==> flow/design.v <==
`timescale 1ns / 1ps
module key_ctrl (
	input wire clk,
	input wire ken,
	output reg data_ready,
	output reg latch_en
);
	reg [1:0] cstate, nstate;
	localparam [1:0]
				init = 2'b00,
				latch = 2'b01,
				shift = 2'b10,
				wt = 2'b11;
    initial begin
        cstate = init;
    end
	always @(negedge clk) begin
        cstate = nstate;
    end
	always @(*)
	begin
		case(cstate)
			init : begin
				{latch_en,data_ready} = 2'b00;
				if(ken)
					nstate = cstate;
				else
					nstate = latch;
			end
			latch : begin
                {latch_en,data_ready} = 2'b10;
				nstate = wt;
			end
			wt : begin
				{latch_en,data_ready} = 2'b00;
				if(ken)
					nstate = shift;
				else
					nstate = cstate;
			end
			shift : begin
				{latch_en,data_ready} = 2'b01;
				nstate = init;
			end
			default : begin
				{latch_en,data_ready} = 2'b00;
				nstate = init;
			end
		endcase
	end
endmodule
`timescale 1ns / 1ps
module key_encoder(
	input wire [5:0] data_in,
	output reg [6:0] out
);
    always @ (*) begin
        case(data_in)
            6'b001110: out = 7'h41;  
			6'b001101: out = 7'h42;  
			6'b001011: out = 7'h43;  
			6'b000111: out = 7'h44;  
			6'b011110: out = 7'h33;  
			6'b011101: out = 7'h36;  
			6'b011011: out = 7'h39;  
			6'b010111: out = 7'h45;  
			6'b101110: out = 7'h32;  
			6'b101101: out = 7'h35;  
			6'b101011: out = 7'h38;  
			6'b100111: out = 7'h46;  
			6'b111110: out = 7'h31;  
			6'b111101: out = 7'h34;  
			6'b111011: out = 7'h37;  
			6'b110111: out = 7'h30;  
			default: out = 7'h30;
        endcase
    end
endmodule
`timescale 1ns / 1ps
module key_latch(
	input wire clk,
	input wire latch_en,
    input wire [3:0] rows,
    input wire [1:0] cols,
	output reg [5:0] data_out
);
    initial begin
        data_out = 6'b0;
    end
	always @(posedge clk) begin
		if(latch_en)
            data_out = {cols,rows};
        else
            data_out = data_out;
	end
endmodule
`timescale 1ns / 1ps
module key_scanner(
    input wire clk,
	input wire [3:0] rows,
	output wire ken,
    output reg [1:0] count,
    output reg [3:0] cols
);
    assign ken = &(rows);
    initial begin
        count = 2'b0;
    end
    always @(posedge clk)
    begin
        if(ken)
            count = count + 1;
        else
            count = count;
    end
    always @(*) begin
        if(~ken)
            cols = 4'b0000;
        else begin
            case(count)
                2'b00 : cols = 4'b0111;
                2'b01 : cols = 4'b1011;
                2'b10 : cols = 4'b1101;
                2'b11 : cols = 4'b1110;
                default : cols = 4'bxxxx;
            endcase
        end
    end
endmodule
`timescale 1ns / 1ps
module keypad(
    input wire clk,
    input wire [3:0] rows,
    output wire data_ready,
    output wire [3:0] cols,
    output wire [6:0] encoder_out
);
    wire [1:0] count;
    wire ken, latch_en;
    wire [5:0] latch_out;
    key_ctrl key_ctrl (
        .clk(clk),
        .ken(ken),
        .data_ready(data_ready),
        .latch_en(latch_en)
    );
    key_scanner scan (
        .clk(clk),
        .rows(rows),
        .ken(ken),
        .count(count),
        .cols(cols)
    );
    key_latch latch(
        .clk(clk),
        .rows(rows),
        .cols(count),
        .latch_en(latch_en),
        .data_out(latch_out)
    );
    key_encoder enc (
        .data_in(latch_out),
        .out(encoder_out)
    );
endmodule
Tool chain data of keypad
Tool output for the design above, in the order of the flow.
Lines are those of the file above, counted from 1.
Cell names lack the library's common part.
Not given: -
Set-up
  design top: keypad
  clock: clk
  standard-cell library: sky130hd
  library corner: tt_025C_1v80

Word level
Counts by Yosys on the flattened word-level netlist (proc, flatten, opt, wreduce; memories kept). Register bits leave out memories and registers merged into their read ports (data or address). Print and check cells are left out. Cells with the same type and inputs are merged into one.
Memory sizes are those after Yosys's memory passes, which may raise the word count (mostly to a power of two), join words into wider ones and drop unused or constant bits.
Bit counts
  flip-flop bits (word level): 10
  bits in read-only memories: 448
  memory cells: 1
  input bits: 5
  output and inout port bits: 12
  cells after elaboration: 24
Memories
  (no name shown): words 64, bits a word 7, read ports 1, wr ports 0, RTL line 58  | case(data_in)
Operators by class
  $add $sub $neg: 1
  equal/unequal tests: 8
  mux-type cells: 6
  reductions and logical operators: 5
Operators with widths (count)
  case mux 4 bit (select 4 bit): 1
  equality test 2 bit (second input constant): 4
  case mux 2 bit (select 4 bit): 1
  case mux 2 bit (select 3 bit): 1
  equality test 2 x 1 -> 1 bit (second input constant): 2
  zero test 2 bit: 2
  AND reduction 4 bit: 1
  two-way mux 4 bit: 1
  two-way mux 2 bit: 2
  adder 2 x 1 -> 2 bit (second input constant): 1
  != test 2 x 1 -> 1 bit (second input constant): 1
  != test 2 bit (second input constant): 1
  AND reduction 2 bit: 1
  OR reduction 2 bit: 1

Longest topological paths
Depth = most cells in a row (Yosys ltp): at word level without a register or memory, in the mapped netlist without a sequential cell, where the memories' decode and read muxes count.
Depth
  depth in word-level cells: 3
  ABC_AREA: 0
  gate-level depth with buffers: 6
  gate-level depth less buffers: 5

Netlist
Source: synth_stat.txt of the flow (Yosys; design flattened, memories mapped). It holds for the ABC_AREA given above (unset counts as 0); a run with the other value may have another netlist.
Mapped netlist
  cells in the netlist: 79
  chip area (Yosys): 763.2 um^2
  area of sequential cells: 300.3 um^2
  mapped flip-flops: 10
  buffers: 6
Cell types
  edfxtp_1: count 10, area in all 300.288 um^2
  ha_1: count 8, area in all 100.096 um^2
  inv_1: count 9, area in all 33.782 um^2
  nor2_1: count 8, area in all 30.029 um^2
  o21ai_0: count 4, area in all 20.019 um^2
  nor2b_1: count 3, area in all 18.768 um^2
  a21oi_1: count 3, area in all 15.014 um^2
  nor3b_1: count 2, area in all 15.014 um^2
  and3_1: count 2, area in all 12.512 um^2
  and4bb_2: count 1, area in all 12.512 um^2
  nand4_1: count 2, area in all 12.512 um^2
  buf_6: count 1, area in all 11.261 um^2
  mux2_2: count 1, area in all 11.261 um^2
  a311o_1: count 1, area in all 10.01 um^2
  a32o_1: count 1, area in all 10.01 um^2
  buf_2: count 2, area in all 10.01 um^2
  nor4bb_1: count 1, area in all 10.01 um^2
  o211a_1: count 1, area in all 10.01 um^2
Not listed: further types 17, cells in them 19.
The figures by module come from a second, unflattened synthesis with its own total; it is not the netlist above.
Second synthesis, totals
  cells (unflattened synthesis): 78
  area (unflattened synthesis): 767.0 um^2
Each row is one instance without its submodules.
Modules
  key_encoder: instances 1, cells 48, area 335.3 um^2, seq. area 0.0 um^2
  key_latch: instances 1, cells 6, area 180.2 um^2, seq. area 180.2 um^2
  key_scanner: instances 1, cells 14, area 148.9 um^2, seq. area 60.1 um^2
  key_ctrl: instances 1, cells 10, area 102.6 um^2, seq. area 60.1 um^2
  keypad: instances 1, cells 0, area 0.0 um^2, seq. area 0.0 um^2

Memo
Re: implementation data of keypad

Flow measurements of keypad on sky130hd: 2 stored runs with different settings, listed in no order. Input and output delays are each 20% of the period that was set; the output load is 0.01 pF.
"total power after layout": no workload was simulated; the value follows from the tool's default switching activity.

==> stored run 1: settings <==
{ "period_ns": 2.35, "CORE_UTILIZATION": 35, "PLACE_DENSITY_LB_ADDON": 0.13, "HOLD_SLACK_MARGIN": -0.08, "CORE_ASPECT_RATIO": 1.13, "CELL_PAD_IN_SITES_DETAIL_PLACEMENT": 2, "GPL_ROUTABILITY_DRIVEN": 0, "CTS_CLUSTER_SIZE": 63, "CAP_MARGIN": 20, "SLEW_MARGIN": 0, "CORE_MARGIN": 2 }
==> stored run 1: results <==
did not finish, routing stopped with DPL-0033

==> stored run 2: settings <==
{ "period_ns": 2.14, "CORE_UTILIZATION": 42, "PLACE_DENSITY_LB_ADDON": 0.18, "HOLD_SLACK_MARGIN": 0.28, "CELL_PAD_IN_SITES_DETAIL_PLACEMENT": 1, "TNS_END_PERCENT": 30, "ABC_AREA": 0, "GPL_TIMING_DRIVEN": 0, "GPL_ROUTABILITY_DRIVEN": 0, "CTS_CLUSTER_DIAMETER": 242, "CAP_MARGIN": 20, "SLEW_MARGIN": 5, "MIN_ROUTING_LAYER": "met2", "CORE_MARGIN": 2 }
==> stored run 2: results <==
utilization of the finished layout: 68.1%
total power after layout: 1.280 mW
final worst hold slack: 0.345 ns
area of the die: 2,174.4 um^2
area of the synthesized netlist: 763.2 um^2
setup slack of the worst path: -0.376 ns
standard-cell area after layout: 1,176.1 um^2
setup total negative slack: -1.943 ns
