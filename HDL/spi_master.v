==> flow/design.v <==
`timescale 1ns / 1ps
module spi_ctrl(
    input wire clk, rst,
    input wire send,
    output reg shift_en, done, SS, load,
    output wire SCLK
);
    localparam [2:0]
        Init = 3'b000,
        Load = 3'b001,
        Shift = 3'b010,
        Done = 3'b011,
        Wait = 3'b100;
    reg [2:0] cstate, nstate;
    reg [2:0] count;
    reg clk_en;
    assign SCLK = clk_en & clk;
    always @(posedge clk or posedge rst) begin
        if(rst)
            cstate = Init;
        else
            cstate = nstate;
    end
    always @(negedge clk or posedge rst) begin
        if(rst)
            count = 3'b111;
        else if (cstate == Shift)
            count = count + 1;
        else
            count = 3'b111;
    end
    always @(*) begin
        case(cstate)
            Init : begin
                {shift_en,load,done,SS} = 4'b0001;
                clk_en = 1'b0;
                if(send)
                    nstate = Load;
                else
                    nstate = cstate;
            end
            Load : begin
                {shift_en,load,done,SS} = 4'b0101;
                clk_en = 1'b0;
                nstate = Wait;
            end
			Wait : begin
				{shift_en,load,done,SS} = 4'b0000;
				clk_en = 1'b0;
				nstate = Shift;
			end
            Shift : begin
                {shift_en,load,done,SS} = 4'b1000;
                clk_en = 1'b1;
                if(count == 3'b111)
                    nstate = Done;
                else
                    nstate = cstate;
            end
            Done : begin
                {shift_en,load,done,SS} = 4'b0011;
                clk_en = 1'b0;
                if(send)
                    nstate = Load;
                else
                    nstate = cstate;
            end
            default : begin
                {shift_en,load,done,SS} = 4'b0001;
                clk_en = 1'b0;
                nstate = Init;
            end
        endcase
    end
endmodule
`timescale 1ns / 1ps
module spi_master(
    input wire clk, rst,
    input wire [6:0] data_in,
    input wire MISO, send,
    output wire MOSI, SCLK, SS, done
);
    wire shift_en, load;
    spi_shift shift(
        .clk(clk), 
        .rst(rst), 
        .shift_en(shift_en), 
        .load(load), 
        .shift_in(MISO), 
        .data_in(data_in), 
        .s_out(MOSI)
    );
    spi_ctrl ctrl(
        .clk(clk),
        .rst(rst),
        .send(send),
        .shift_en(shift_en),
        .done(done),
		.load(load),
        .SCLK(SCLK),
        .SS(SS)
    );
endmodule
`timescale 1ns / 1ps
module spi_shift(
    input wire clk, rst,
    input wire shift_en, load, shift_in,
    input wire [6:0] data_in,
	output wire s_out
);
	reg [7:0] data;
	assign s_out = data[7];
    always @(negedge clk or posedge rst) begin
        if (rst)
			data = 8'b0;
		else if(load)
            data = {1'b0, data_in};
        else if (shift_en)
            data = {data[6:0], shift_in};
        else
            data = data;
    end
endmodule
# Tool chain data of spi_master
# The steps from the RTL of spi_master to its reports follow in flow order.
# Lines are those of the file above, counted from 1.
# Library cell names are shortened.
# Not given: -
[inputs]
top_module = "spi_master"
clk_port = "clk"
library = "sky130hd"
corner = "tt_025C_1v80"

# After elaboration
# Counts by Yosys on the flattened word-level netlist (proc, flatten, opt, wreduce; memories kept). Register bits leave out memories and registers merged into their read ports (data or address). Print and check cells are left out. Cells with the same type and inputs are merged into one.
[bits]
out_inout_bits = 4
ff_bits = 14
[op_classes]
n_addsub = 1
bitwise = 1
n_eq = 7
muxes = 8
n_reduce_logical = 4
[ops]
columns = ["operator", "count"]
rows = [
  ["case mux 4 bit (select 4 bit)", 1],
  ["two-way mux 8 bit", 2],
  ["case mux 3 bit (select 4 bit)", 1],
  ["two-way mux 3 bit", 3],
  ["equality test 3 x 2 -> 1 bit (second input constant)", 2],
  ["equality test 3 bit (second input constant)", 2],
  ["adder 3 x 1 -> 3 bit (second input constant)", 1],
  ["equality test 3 x 1 -> 1 bit (second input constant)", 1],
  ["logical NOT 3 bit", 1],
  ["inequality test 2 x 1 -> 1 bit (second input constant)", 1],
  ["inequality test 2 bit (second input constant)", 1],
  ["AND reduction 2 bit", 1],
  ["nonzero test 2 bit", 1],
  ["OR reduction 2 bit", 1],
  ["bitwise AND 1 bit", 1],
  ["two-way mux 1 bit", 1],
]

# Depth
# Yosys ltp: most cells in a row. Word level: on the elaborated netlist, between registers, memories and ports. Mapped: between sequential cells and ports; inverters and the memories' decode and read muxes count.
[depth]
ltp_word = 4
abc_area = 0
depth_mapped = 4
depth_no_buf = 4

# After synthesis
# Source: synth_stat.txt of the flow (Yosys; design flattened, memories mapped). It holds for the ABC_AREA given above (unset counts as 0); a run with the other value may have another netlist.
# Totals and module areas in this step are rounded.
[by_type]
columns = ["cell_type", "count", "area_total_um2"]
rows = [
  ["dfrtn_1", 8, 200.192],
  ["dfstp_2", 4, 105.101],
  ["dfrtp_1", 4, 100.096],
  ["mux2i_1", 8, 80.077],
  ["o21ai_0", 7, 35.034],
  ["nand2_1", 9, 33.782],
  ["ha_1", 2, 25.024],
  ["buf_12", 1, 20.019],
  ["inv_1", 4, 15.014],
  ["nand2b_1", 2, 12.512],
  ["buf_6", 1, 11.261],
  ["o21ai_1", 2, 10.01],
  ["a21o_1", 1, 7.507],
  ["nor2_1", 2, 7.507],
  ["o21a_1", 1, 7.507],
  ["and2_1", 1, 6.256],
  ["nor2b_1", 1, 6.256],
  ["buf_2", 1, 5.005],
  ["clkbuf_1", 1, 3.754],
]
[mapped]
mapped_area_um2 = 690
ffs = 16
cells = 60
buffers = 4
# By module: a second synthesis without flattening, with its own total; a netlist apart from the flattened one above.
[unflattened]
hier_cells = 62
area_unflattened_um2 = 690
# Each row is one instance without its submodules.
[modules]
columns = ["module", "n_inst", "mod_area_um2", "seq_area_um2", "cells"]
rows = [
  ["spi_shift", 1, 370, 200, 34],
  ["spi_ctrl", 1, 320, 210, 28],
  ["spi_master", 1, 0.0, 0.0, 0],
]

# Top module spi_master; platform sky130hd; tools Yosys and OpenROAD; 2 stored runs in no particular order. Input and output delays are each 20% of the period that was set; the output load is 0.01 pF.
# "final_power_uw" rests on the timing tool's default activity at the inputs, not on a simulated workload.
# Values from the reports are rounded here.

[[run]]
name = "run 1"
[run.settings]
period_ns = 2.53
CORE_UTILIZATION = 22
SETUP_SLACK_MARGIN = 0.38
PLACE_DENSITY_LB_ADDON = 0.03
CELL_PAD_IN_SITES_GLOBAL_PLACEMENT = 0
GPL_TIMING_DRIVEN = 0
CAP_MARGIN = 10
SLEW_MARGIN = 20
CORE_MARGIN = 2
[run.results]
final_power_uw = 1000
synth_chip_area_um2 = 690
setupTns_ns = -0.17
worstSetupSlack_ns = -0.17
utilization_pct = 34
layout_stdcell_area_um2 = 1000
design.die.area_um2 = 3600

[[run]]
name = "run 2"
[run.settings]
period_ns = 3.81
CORE_UTILIZATION = 46
SETUP_SLACK_MARGIN = -0.37
PLACE_DENSITY_LB_ADDON = 0.24
CELL_PAD_IN_SITES_GLOBAL_PLACEMENT = 2
CELL_PAD_IN_SITES_DETAIL_PLACEMENT = 1
GPL_TIMING_DRIVEN = 0
GPL_ROUTABILITY_DRIVEN = 1
CTS_CLUSTER_DIAMETER = 255
MAX_ROUTING_LAYER = "met5"
CAP_MARGIN = 20
CORE_MARGIN = 2
SLEW_MARGIN = 20
[run.results]
outcome = "no final report: placement broke off with FLW-0024"
